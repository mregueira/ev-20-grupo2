==> flow/design.v <==
`timescale 1ns / 1ps
module stack_manager(
    input [10:0] in_val,
    output [10:0] out_val,
	 input load,
    input store,
    input clk,
	 output [2:0]level_out
    );
	reg [2:0]level = 0;
	assign level_out = level;
	reg [10:0]stack[2:0];
	always @(posedge clk) begin
		if (store) begin
			level <= level + 1;
			stack[level] <= in_val-1;  
		end
		if (load) begin
			level <= level - 1;
		end
	end
	assign out_val = stack[level-1];
endmodule
# Step by step through the tools: stack_manager
# Tool output for the design above, in the order of the flow.
# Lines are those of the file above, counted from 1.
# Operators: Yosys type, input widths -> output width; for muxes data width and select width s.
# Cell names lack the library's common part.
# The mark - stands for no value.
# inputs
top,stack_manager
clock,clk
cell_library,sky130hd
pvt_corner,tt_025C_1v80

# Word level
# Counts by Yosys on the flattened word-level netlist (proc, flatten, opt, wreduce; memories kept). Register bits leave out memories and registers merged into their read ports (data or address). Print and check cells are left out. Cells with the same type and inputs are merged into one.
# Yosys's memory passes give these memory sizes; they may raise the number of words (mostly to a power of two), join words into wider ones and drop unused or constant bits.
# classes
muxes,5
add_sub_neg,3
n_reduce_logical,1
# op_table
operator,n
$sub 11x1->11 const B,1
$mux 11,1
$mux 3,2
$add 3x1->3 const B,1
$sub 3x1->3 const B,1
$reduce_bool 2->1,1
$mux 2,1
$mux 1,1
# bits
elab_cells,11
ram_bits,33
register_bits,3
out_inout_bits,14
input_bits,14
n_memories,1
# mem_list
memory,size,width,read_ports,wr,line_no,text
stack,3,11,1,1,12,reg [10:0]stack[2:0];

# Logic depth
# Longest topological path by Yosys (ltp), each cell counted once; first at word level (registers and memories cut), then after technology mapping (sequential cells cut; the memories' decode and read muxes count).
# logic_depth
ltp_word,3
abc_area,0
mapped_depth,7

# Mapped cells and area
# Source: synth_stat.txt of the flow (Yosys; design flattened, memories mapped). It holds for the ABC_AREA given above (unset counts as 0); a run with the other value may have another netlist.
# The area totals of this step are shown rounded.
# synth_totals
ff_cells,36
synth_area_um2,1620
sequential_area_um2,1080
mapped_cells,113
# types
cell_type,n,type_area_um2
edfxtp_1,36,1.08E+03
mux2i_1,12,120.115
ha_1,6,75.072
xor2_1,7,61.309
a21oi_1,11,55.053
nor2_1,13,48.797
inv_1,7,26.275
or4_4,2,22.522
nor3_2,2,20.019
and2_1,3,18.768
o31ai_1,2,15.014
or4b_4,1,13.763
nor4_2,1,12.512
clkbuf_1,3,11.261
o41ai_1,1,8.758
xnor2_1,1,8.758
nand2_1,2,7.507
or2_2,1,6.256
# Other cell types: 2; their cells: 2.

# Worst setup path after synthesis
# Path of least setup slack by OpenSTA after synthesis, without wires, with an ideal clock, recovery checks aside; 20% of the period is set as input and as output delay. Where synthesis merged equal registers, the netlist keeps one of their names.
# synth_timing
path_type,flip-flop to output port
start,reg level[0]
end,out out_val[1]
path_stages,8
t_first_pin_ns,0.000
tclk_ns,2.89
out_delay_ns,0.578
arrival_time_ns,1.938
setup_slack_ns,0.374
path_buffers,3
delay_ns,1.938
synth_period_reached_ns,2.516
# "delay_ns" = arrival - input delay + setup time.
# A path that ends at an output port has no setup time.
# "path_stages": output pins that drive a net of the path, with the launching flip-flop's if there is one; two outputs of one cell count as two.
# "synth_period_reached_ns" = period - worst setup slack (recovery checks aside). The figure is calculated, with input and output delays left at 20% of the set period.
# Between the ends stands the longest chain of elaborated cells between them, by number of cells; it is not shown to be the way that was timed. Of several equally long chains one is given.
# A line is the first line of the expression or statement that the cell stems from. Yosys adds cells for indexed reads and writes and turns some case tables into memories.
# The chain passes a memory read, where the word-level depth is cut; so it can be longer than that depth.
# synth_via
cell_sequence,edfxtp_1 clkbuf_1 buf_2 inv_1 ha_1 clkbuf_1 nor2_1 a21oi_1
elab_chain_cells,2
# synth_rtl
element,line_no,text
"start, declared",10,reg [2:0]level = 0;
"start, assigned",15,level <= level + 1;
"start, assigned",19,level <= level - 1;
$sub 3x1->3,22,assign out_val = stack[level-1];
$mem_v2 3x11,12,reg [10:0]stack[2:0];
"end, declared",4,"output [10:0] out_val,"

# Timing after layout
# Path of least setup slack in the final report of flow run A (OpenROAD, finished layout, wires in). Where an end is a register, its clock arrival counts in the times.
# layout_timing
path_type,flip-flop to output port
start,reg level[1]
end,out out_val[4]
path_buffers,1
path_stages,6
t_first_pin_ns,0.28
setup_slack_ns,0.22
arrival_time_ns,2.39
tclk_ns,3.27
out_delay_ns,0.65
# Between the ends stands the longest chain of elaborated cells between them, by number of cells; it is not shown to be the way that was timed. Of several equally long chains one is given.
# The chain passes a memory read, where the word-level depth is cut; so it can be longer than that depth.
# layout_via
cell_sequence,edfxtp_1 inv_1 ha_1 nor2_1 a21oi_1 clkdlybuf4s50_1
elab_chain_cells,2
# layout_rtl
element,line_no,text
"start, declared",10,reg [2:0]level = 0;
"start, assigned",15,level <= level + 1;
"start, assigned",19,level <= level - 1;
$sub 3x1->3,22,assign out_val = stack[level-1];
$mem_v2 3x11,12,reg [10:0]stack[2:0];
"end, declared",4,"output [10:0] out_val,"

Subject: stack_manager on sky130hd, stored results

Hello all,

Stored flow runs of stack_manager (2 of them; Yosys, OpenROAD, sky130hd). They differ in their settings and are not a sequence. Constraints: input delay and output delay 20% of the set period each, output load 0.01 pF.
"achieved_clock_period_ns" means the clock period less the worst setup slack. The figure is calculated, with input and output delays left at 20% of the set period.
"critical_path_time_ns": the worst setup path's part of the clock period (all of it between registers, 20% less for each end at a port) less its slack. A launch clock that arrives late makes it longer, a capture clock that arrives late makes it shorter.
"totalPower_uw": no workload was simulated; the value follows from the tool's default switching activity.
The results are shown rounded.

Flow run A, flow files:
==> flow/run.sh <==
#!/bin/bash
# the make line also repeats the synthesis and layout settings of config.mk as NAME=value (left out here)
make -C /OpenROAD-flow-scripts/flow DESIGN_CONFIG=/design/flow/config.mk WORK_HOME=/design/flow/orfs CLKGATE_MAP_FILE= finish
==> flow/config.mk <==
export PLATFORM = sky130hd
export DESIGN_NAME = stack_manager
export DESIGN_NICKNAME = stack_manager
export VERILOG_FILES = /design/flow/design.v
export SDC_FILE = /design/flow/constraint.sdc
export NUM_CORES = 4
export LEC_CHECK = 0
export CAP_MARGIN = 15
export CORE_MARGIN = 3
export CORE_UTILIZATION = 27
export CTS_CLUSTER_DIAMETER = 298
export CTS_CLUSTER_SIZE = 96
export MAX_ROUTING_LAYER = met4
export PLACE_DENSITY = 0.63
export SLEW_MARGIN = 20
export TNS_END_PERCENT = 10
==> flow/constraint.sdc <==
create_clock -name core_clock -period 3.27 [get_ports {clk}]
set_input_delay 0.6540 -clock core_clock [delete_from_list [all_inputs] [get_ports {clk}]]
set_output_delay 0.6540 -clock core_clock [all_outputs]
set_load 0.01 [all_outputs]

==> results of flow run A, as CSV <==
result,value
finalUtil_pct,36.2
setupTns_ns,0.000
final_setup_ws_ns,0.224
critical_path_time_ns,2.39
critical_path_type,"flip-flop to output port"
dieArea_um2,6980
stdcell_area_um2,2050
yosys.chip_area_um2,1620
achieved_clock_period_ns,3.046
totalPower_uw,1380
ws_hold_ns,0.590

Flow run B, flow files:
==> flow/run.sh <==
#!/bin/bash
# the make line also repeats the synthesis and layout settings of config.mk as NAME=value (left out here)
make -C /OpenROAD-flow-scripts/flow DESIGN_CONFIG=/design/flow/config.mk WORK_HOME=/design/flow/orfs CLKGATE_MAP_FILE= finish
==> flow/config.mk <==
export PLATFORM = sky130hd
export DESIGN_NAME = stack_manager
export DESIGN_NICKNAME = stack_manager
export VERILOG_FILES = /design/flow/design.v
export SDC_FILE = /design/flow/constraint.sdc
export NUM_CORES = 4
export LEC_CHECK = 0
export CAP_MARGIN = 20
export CORE_MARGIN = 2
export CORE_UTILIZATION = 40
export SLEW_MARGIN = 20
==> flow/constraint.sdc <==
create_clock -name core_clock -period 2.1 [get_ports {clk}]
set_input_delay 0.4200 -clock core_clock [delete_from_list [all_inputs] [get_ports {clk}]]
set_output_delay 0.4200 -clock core_clock [all_outputs]
set_load 0.01 [all_outputs]

==> results of flow run B, as CSV <==
result,value
finalUtil_pct,55.1
setupTns_ns,0.000
final_setup_ws_ns,0.074
critical_path_time_ns,1.61
critical_path_type,"flip-flop to output port"
dieArea_um2,4580
stdcell_area_um2,2170
yosys.chip_area_um2,1620
achieved_clock_period_ns,2.026
totalPower_uw,2240
ws_hold_ns,0.604

Thanks
